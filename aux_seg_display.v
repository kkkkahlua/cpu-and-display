==> flow/design.v <==
`timescale 1ns / 1ps
module aux_seg_display(
    input clk,
    input [31:0] dout,
    output reg [7:0] sel_seg,
    output reg [6:0] seg7
    );
    reg [25:0] count_clk;
    reg [6:0] out_dis[7:0];
    always @ (posedge clk) begin
        if (count_clk == 5000000) count_clk = 0;
        else count_clk = count_clk + 1;
    end
    always @ (count_clk) begin
        case (count_clk[18:16])
            0:begin sel_seg = 8'b11111110; seg7 = out_dis[0]; end
            1:begin sel_seg = 8'b11111101; seg7 = out_dis[1]; end
            2:begin sel_seg = 8'b11111011; seg7 = out_dis[2]; end
            3:begin sel_seg = 8'b11110111; seg7 = out_dis[3]; end
            4:begin sel_seg = 8'b11101111; seg7 = out_dis[4]; end
            5:begin sel_seg = 8'b11011111; seg7 = out_dis[5]; end
            6:begin sel_seg = 8'b10111111; seg7 = out_dis[6]; end
            7:begin sel_seg = 8'b01111111; seg7 = out_dis[7]; end
            default:begin sel_seg = 8'b11111111; end
        endcase           
    end
    always @ (dout) begin
        case (dout[3:0]) 
        0: out_dis[0] = 7'b1000000;
        1: out_dis[0] = 7'b1111001;
        2: out_dis[0] = 7'b0100100;
        3: out_dis[0] = 7'b0110000;
        4: out_dis[0] = 7'b0011001;
        5: out_dis[0] = 7'b0010010;
        6: out_dis[0] = 7'b0000010;
        7: out_dis[0] = 7'b1111000;
        8: out_dis[0] = 7'b0000000;
        9: out_dis[0] = 7'b0010000;
        10: out_dis[0] = 7'b0001000;
        11: out_dis[0] = 7'b0000011;
        12: out_dis[0] = 7'b1000110;
        13: out_dis[0] = 7'b0100001;
        14: out_dis[0] = 7'b0000110;
        15: out_dis[0] = 7'b0001110;
        default: out_dis[0] = 7'b1111111;
    endcase    
        case (dout[7:4]) 
        0: out_dis[1] = 7'b1000000;
        1: out_dis[1] = 7'b1111001;
        2: out_dis[1] = 7'b0100100;
        3: out_dis[1] = 7'b0110000;
        4: out_dis[1] = 7'b0011001;
        5: out_dis[1] = 7'b0010010;
        6: out_dis[1] = 7'b0000010;
        7: out_dis[1] = 7'b1111000;
        8: out_dis[1] = 7'b0000000;
        9: out_dis[1] = 7'b0010000;
        10: out_dis[1] = 7'b0001000;
        11: out_dis[1] = 7'b0000011;
        12: out_dis[1] = 7'b1000110;
        13: out_dis[1] = 7'b0100001;
        14: out_dis[1] = 7'b0000110;
        15: out_dis[1] = 7'b0001110;
        default: out_dis[1] = 7'b1111111;
    endcase    
        case (dout[11:8]) 
        0: out_dis[2] = 7'b1000000;
        1: out_dis[2] = 7'b1111001;
        2: out_dis[2] = 7'b0100100;
        3: out_dis[2] = 7'b0110000;
        4: out_dis[2] = 7'b0011001;
        5: out_dis[2] = 7'b0010010;
        6: out_dis[2] = 7'b0000010;
        7: out_dis[2] = 7'b1111000;
        8: out_dis[2] = 7'b0000000;
        9: out_dis[2] = 7'b0010000;
        10: out_dis[2] = 7'b0001000;
        11: out_dis[2] = 7'b0000011;
        12: out_dis[2] = 7'b1000110;
        13: out_dis[2] = 7'b0100001;
        14: out_dis[2] = 7'b0000110;
        15: out_dis[2] = 7'b0001110;
        default: out_dis[2] = 7'b1111111;
    endcase    
        case (dout[15:12]) 
        0: out_dis[3] = 7'b1000000;
        1: out_dis[3] = 7'b1111001;
        2: out_dis[3] = 7'b0100100;
        3: out_dis[3] = 7'b0110000;
        4: out_dis[3] = 7'b0011001;
        5: out_dis[3] = 7'b0010010;
        6: out_dis[3] = 7'b0000010;
        7: out_dis[3] = 7'b1111000;
        8: out_dis[3] = 7'b0000000;
        9: out_dis[3] = 7'b0010000;
        10: out_dis[3] = 7'b0001000;
        11: out_dis[3] = 7'b0000011;
        12: out_dis[3] = 7'b1000110;
        13: out_dis[3] = 7'b0100001;
        14: out_dis[3] = 7'b0000110;
        15: out_dis[3] = 7'b0001110;
        default: out_dis[3] = 7'b1111111;
    endcase    
        case (dout[19:16]) 
        0: out_dis[4] = 7'b1000000;
        1: out_dis[4] = 7'b1111001;
        2: out_dis[4] = 7'b0100100;
        3: out_dis[4] = 7'b0110000;
        4: out_dis[4] = 7'b0011001;
        5: out_dis[4] = 7'b0010010;
        6: out_dis[4] = 7'b0000010;
        7: out_dis[4] = 7'b1111000;
        8: out_dis[4] = 7'b0000000;
        9: out_dis[4] = 7'b0010000;
        10: out_dis[4] = 7'b0001000;
        11: out_dis[4] = 7'b0000011;
        12: out_dis[4] = 7'b1000110;
        13: out_dis[4] = 7'b0100001;
        14: out_dis[4] = 7'b0000110;
        15: out_dis[4] = 7'b0001110;
        default: out_dis[4] = 7'b1111111;
    endcase    
        case (dout[23:20]) 
        0: out_dis[5] = 7'b1000000;
        1: out_dis[5] = 7'b1111001;
        2: out_dis[5] = 7'b0100100;
        3: out_dis[5] = 7'b0110000;
        4: out_dis[5] = 7'b0011001;
        5: out_dis[5] = 7'b0010010;
        6: out_dis[5] = 7'b0000010;
        7: out_dis[5] = 7'b1111000;
        8: out_dis[5] = 7'b0000000;
        9: out_dis[5] = 7'b0010000;
        10: out_dis[5] = 7'b0001000;
        11: out_dis[5] = 7'b0000011;
        12: out_dis[5] = 7'b1000110;
        13: out_dis[5] = 7'b0100001;
        14: out_dis[5] = 7'b0000110;
        15: out_dis[5] = 7'b0001110;
        default: out_dis[5] = 7'b1111111;
    endcase
        case (dout[27:24]) 
        0: out_dis[6] = 7'b1000000;
        1: out_dis[6] = 7'b1111001;
        2: out_dis[6] = 7'b0100100;
        3: out_dis[6] = 7'b0110000;
        4: out_dis[6] = 7'b0011001;
        5: out_dis[6] = 7'b0010010;
        6: out_dis[6] = 7'b0000010;
        7: out_dis[6] = 7'b1111000;
        8: out_dis[6] = 7'b0000000;
        9: out_dis[6] = 7'b0010000;
        10: out_dis[6] = 7'b0001000;
        11: out_dis[6] = 7'b0000011;
        12: out_dis[6] = 7'b1000110;
        13: out_dis[6] = 7'b0100001;
        14: out_dis[6] = 7'b0000110;
        15: out_dis[6] = 7'b0001110;
        default: out_dis[6] = 7'b1111111;
    endcase   
        case (dout[31:28]) 
        0: out_dis[7] = 7'b1000000;
        1: out_dis[7] = 7'b1111001;
        2: out_dis[7] = 7'b0100100;
        3: out_dis[7] = 7'b0110000;
        4: out_dis[7] = 7'b0011001;
        5: out_dis[7] = 7'b0010010;
        6: out_dis[7] = 7'b0000010;
        7: out_dis[7] = 7'b1111000;
        8: out_dis[7] = 7'b0000000;
        9: out_dis[7] = 7'b0010000;
        10: out_dis[7] = 7'b0001000;
        11: out_dis[7] = 7'b0000011;
        12: out_dis[7] = 7'b1000110;
        13: out_dis[7] = 7'b0100001;
        14: out_dis[7] = 7'b0000110;
        15: out_dis[7] = 7'b0001110;
        default: out_dis[7] = 7'b1111111;
    endcase       
    end    
endmodule
-- Tool chain data of aux_seg_display
The steps from the RTL of aux_seg_display to its reports follow in flow order.
Lines are those of the file above, counted from 1.
Operators: Yosys type, input widths -> output width; for muxes data width and select width s.
Library cell names are shortened.
The mark - stands for no value.
- design top: aux_seg_display
- clock port: clk
- library: sky130hd
- library corner: tt_025C_1v80

-- Word-level counts
Source: Yosys, flattened and elaborated. Widths are those after wreduce; folded enables and synchronous resets count as part of the registers. Registers that Yosys merges into a memory's read port (data or address) are not register bits. Print and check cells do not count. Equal cells are merged and count once.
Yosys's memory passes give these memory sizes; they may raise the number of words (mostly to a power of two), join words into wider ones and drop unused or constant bits.
- flip-flop bits (word level): 26
- memories kept at 8
- input bits at 33
- word width x clocked read ports: 0
- ROM bits: 896
- memory bits (writable) at 0
- noted output and inout bits: 15
- latch bits: 0
- div/mod/pow operators at 0
- noted reduce/logical cells: 1
- equal/unequal tests at 8
- shifts and indexed selects: 0
- noted mux-type cells: 2
- bitwise gates (word level): 0
- order comparisons: 0
- $mul: 0
- add/sub/neg operators at 1
- memory list (name ; words ; bits a word ; read ports ; write ports ; line ; source):
    (no name shown) ; 16 ; 7 ; 1 ; 0 ; 28 ; case (dout[3:0])
    (no name shown) ; 16 ; 7 ; 1 ; 0 ; 47 ; case (dout[7:4])
    (no name shown) ; 16 ; 7 ; 1 ; 0 ; 66 ; case (dout[11:8])
    (no name shown) ; 16 ; 7 ; 1 ; 0 ; 85 ; case (dout[15:12])
    (no name shown) ; 16 ; 7 ; 1 ; 0 ; 104 ; case (dout[19:16])
    (no name shown) ; 16 ; 7 ; 1 ; 0 ; 123 ; case (dout[23:20])
Further memories, not shown: 2.
- operators with widths (cell ; number):
    $pmux 8 s8 ; 1
    $pmux 7 s8 ; 1
    $add 26x1->26 const B ; 1
    $eq 26x23->1 const B ; 1
    $eq 3x3->1 const B ; 4
    $eq 3x2->1 const B ; 2
    $eq 3x1->1 const B ; 1
    $logic_not 3->1 ; 1

-- Depth
Depth = most cells in a row (Yosys ltp): at word level without a register or memory, in the mapped netlist without a sequential cell, where the memories' decode and read muxes count.
- noted depth in word-level cells: 2
- ABC_AREA: 0
- noted depth in mapped cells: 7
- gate-level depth less buffers at 7

-- Synthesis result
The flow's flattened synthesis, as Yosys stat reports it; memories are mapped. The netlist is that of the ABC_AREA named above (0 if unset); the other value can give another one.
- noted cells in the netlist: 465
- buffers: 23
- mapped flip-flops at 26
- noted mapped area: 0.0035121 mm²
- cell types (type ; number ; total area (µm²)):
    ha_1 ; 57 ; 713.184
    dfxtp_1 ; 26 ; 520.499
    nor2_1 ; 48 ; 180.173
    a21oi_1 ; 33 ; 165.158
    nand2_1 ; 40 ; 150.144
    a211oi_1 ; 19 ; 142.637
    inv_1 ; 36 ; 135.13
    nand2b_1 ; 20 ; 125.12
    xnor2_1 ; 13 ; 113.859
    mux4_2 ; 4 ; 90.086
    clkbuf_1 ; 21 ; 78.826
    xor2_1 ; 9 ; 78.826
    a311oi_1 ; 8 ; 70.067
    nor2b_1 ; 11 ; 68.816
    a22oi_1 ; 9 ; 67.565
    nand3_1 ; 13 ; 65.062
    mux2i_1 ; 6 ; 60.058
    nor3_1 ; 11 ; 55.053
Not listed: further types 38, cells in them 81.

-- Path before layout
OpenSTA on the mapped netlist: ideal clock, no wires. The path of least setup slack (recovery checks aside). Input and output delay are each 20% of the period. Register names are those of the netlist, which keeps one name where synthesis merged equal registers.
- path kind: input-to-output
- start point: in dout[31]
- end point: out seg7[4]
- data required time at 4016 ps
- data arrival time: 2282 ps
- output delay: 1004 ps
- stages on the path at 6
- launch time at the first pin: 1004 ps
- path delay: 1278 ps
- buffers on the path: 1
- clock period: 5020 ps
- setup slack: 1734 ps
- period reached after synthesis at 3286 ps
"path delay" is the arrival time less input delay plus setup time.
At an output port there is no setup time.
"stages on the path": output pins that drive a net of the path, with the launching flip-flop's if there is one; two outputs of one cell count as two.
"period reached after synthesis" is the clock period less the worst setup slack; recovery checks do not enter. This is arithmetic on one report: input and output delays are still those of the set period (20% each).
Between the ends stands the longest chain of elaborated cells between them, by number of cells; it is not shown to be the way that was timed. Of several equally long chains one is given.
Each line given opens the expression or statement behind the cell; cells for indexed reads and writes are added by Yosys, which also makes memories of some case tables.
The chain passes a memory read, where the word-level depth is cut; so it can be longer than that depth.
- path through: clkbuf_1 -> nand2_1 -> a21boi_0 -> o211a_1 -> o311a_1 -> nor3_1
- length of the longest elaborated chain at 2
- elaborated cells on any way between the ends: 2
- noted RTL lines with such cells: 2
- those cells by class: mux (1); memory (1)
- RTL lines, path after synthesis (element ; line ; source):
    from (decl) ; 4 ; input [31:0] dout,
    $mem_v2 16x7 ; 161 ; case (dout[31:28])
    $pmux 7 s8 ; 15 ; case (count_clk[18:16])
    to (decl) ; 6 ; output reg [6:0] seg7

-- Path in the finished layout
From the final timing report of stored run 1: the path of least setup slack in the routed layout; clock arrival at registers is part of the times.
The report prints the path's times to 10 ps; the period is as set.
- path kind: input-to-output
- start point: in dout[29]
- end point: out seg7[6]
- data arrival time: 2190 ps
- clock period: 3230 ps
- output delay: 650 ps
- buffers on the path: 4
- launch time at the first pin: 650 ps
- data required time at 2580 ps
- stages on the path at 10
- setup slack: 390 ps
Between the ends stands the longest chain of elaborated cells between them, by number of cells; it is not shown to be the way that was timed. Of several equally long chains one is given.
The chain passes a memory read, where the word-level depth is cut; so it can be longer than that depth.
- path through: buf_8 -> buf_6 -> ha_4 -> buf_6 -> nand2b_4 -> nand2_2 -> a22oi_2 -> o22ai_2 -> or4_4 -> buf_6
- length of the longest elaborated chain at 2
- elaborated cells on any way between the ends: 2
- noted RTL lines with such cells: 2
- those cells by class: mux (1); memory (1)
- RTL lines, path post-layout (element ; line ; source):
    from (decl) ; 4 ; input [31:0] dout,
    $mem_v2 16x7 ; 161 ; case (dout[31:28])
    $pmux 7 s8 ; 15 ; case (count_clk[18:16])
    to (decl) ; 6 ; output reg [6:0] seg7

==> runs of aux_seg_display <==
Below are 2 stored runs of the flow (Yosys, OpenROAD; platform sky130hd) on aux_seg_display, each with its settings and what was measured, unordered. Constraints: input delay and output delay 20% of the set period each, output load 0.01 pF.
"reached clock period": clock period set for the run, less the worst setup slack. It is reckoned from that one timing run; input and output delays stay at 20% of the period that was set.
By "allowed time less slack (worst setup path)" is meant the share of the clock period that the worst setup path is allowed (20% is reserved at inputs, 20% at outputs), minus its slack. Clock arrival times at its registers enter into it.
"total power after layout" is the tool's figure for a default switching activity; nothing was simulated.
"allowed time less slack (worst setup path)" is given in steps of 10 ps.

Stored run 1

==> flow/run.sh <==
#!/bin/bash
# the make line also repeats the synthesis and layout settings of config.mk as NAME=value (left out here)
make -C /OpenROAD-flow-scripts/flow DESIGN_CONFIG=/design/flow/config.mk WORK_HOME=/design/flow/orfs CLKGATE_MAP_FILE= finish
==> flow/config.mk <==
export PLATFORM = sky130hd
export DESIGN_NAME = aux_seg_display
export DESIGN_NICKNAME = aux_seg_display
export VERILOG_FILES = /design/flow/design.v
export SDC_FILE = /design/flow/constraint.sdc
export NUM_CORES = 4
export LEC_CHECK = 0
export CAP_MARGIN = 20
export CELL_PAD_IN_SITES_DETAIL_PLACEMENT = 2
export CORE_ASPECT_RATIO = 0.64
export CORE_MARGIN = 2
export CORE_UTILIZATION = 18
export GPL_ROUTABILITY_DRIVEN = 1
export GPL_TIMING_DRIVEN = 1
export PLACE_DENSITY_LB_ADDON = 0.06
export SETUP_SLACK_MARGIN = 0.44
export SLEW_MARGIN = 35
==> flow/constraint.sdc <==
create_clock -name core_clock -period 3.23 [get_ports {clk}]
set_input_delay 0.6460 -clock core_clock [delete_from_list [all_inputs] [get_ports {clk}]]
set_output_delay 0.6460 -clock core_clock [all_outputs]
set_load 0.01 [all_outputs]

Measured in stored run 1:
- total power after layout: 1201 uW
- area of the standard cells in the finished layout: 0.0063911 mm²
- noted the post-route utilization: 0.338
- synthesis area at 0.0035121 mm²
- smallest hold slack: 477 ps
- setup total negative slack at 0 ps
- noted the allowed time less slack (worst setup path): 1550 ps
- critical path type: input-to-output
- setup slack of the worst path at 390 ps
- reached clock period at 2840 ps
- die outline area at 0.0206726 mm²

Stored run 2

==> flow/run.sh <==
#!/bin/bash
# the make line also repeats the synthesis and layout settings of config.mk as NAME=value (left out here)
make -C /OpenROAD-flow-scripts/flow DESIGN_CONFIG=/design/flow/config.mk WORK_HOME=/design/flow/orfs CLKGATE_MAP_FILE= finish
==> flow/config.mk <==
export PLATFORM = sky130hd
export DESIGN_NAME = aux_seg_display
export DESIGN_NICKNAME = aux_seg_display
export VERILOG_FILES = /design/flow/design.v
export SDC_FILE = /design/flow/constraint.sdc
export NUM_CORES = 4
export LEC_CHECK = 0
export CAP_MARGIN = 0
export CELL_PAD_IN_SITES_GLOBAL_PLACEMENT = 2
export CORE_MARGIN = 2
export CORE_UTILIZATION = 47
export MIN_ROUTING_LAYER = met1
export PLACE_DENSITY_LB_ADDON = 0.01
export SETUP_SLACK_MARGIN = 0.24
export SLEW_MARGIN = 35
==> flow/constraint.sdc <==
create_clock -name core_clock -period 1.53 [get_ports {clk}]
set_input_delay 0.3060 -clock core_clock [delete_from_list [all_inputs] [get_ports {clk}]]
set_output_delay 0.3060 -clock core_clock [all_outputs]
set_load 0.01 [all_outputs]

Stored run 2: no final report: placement broke off with FLW-0024.
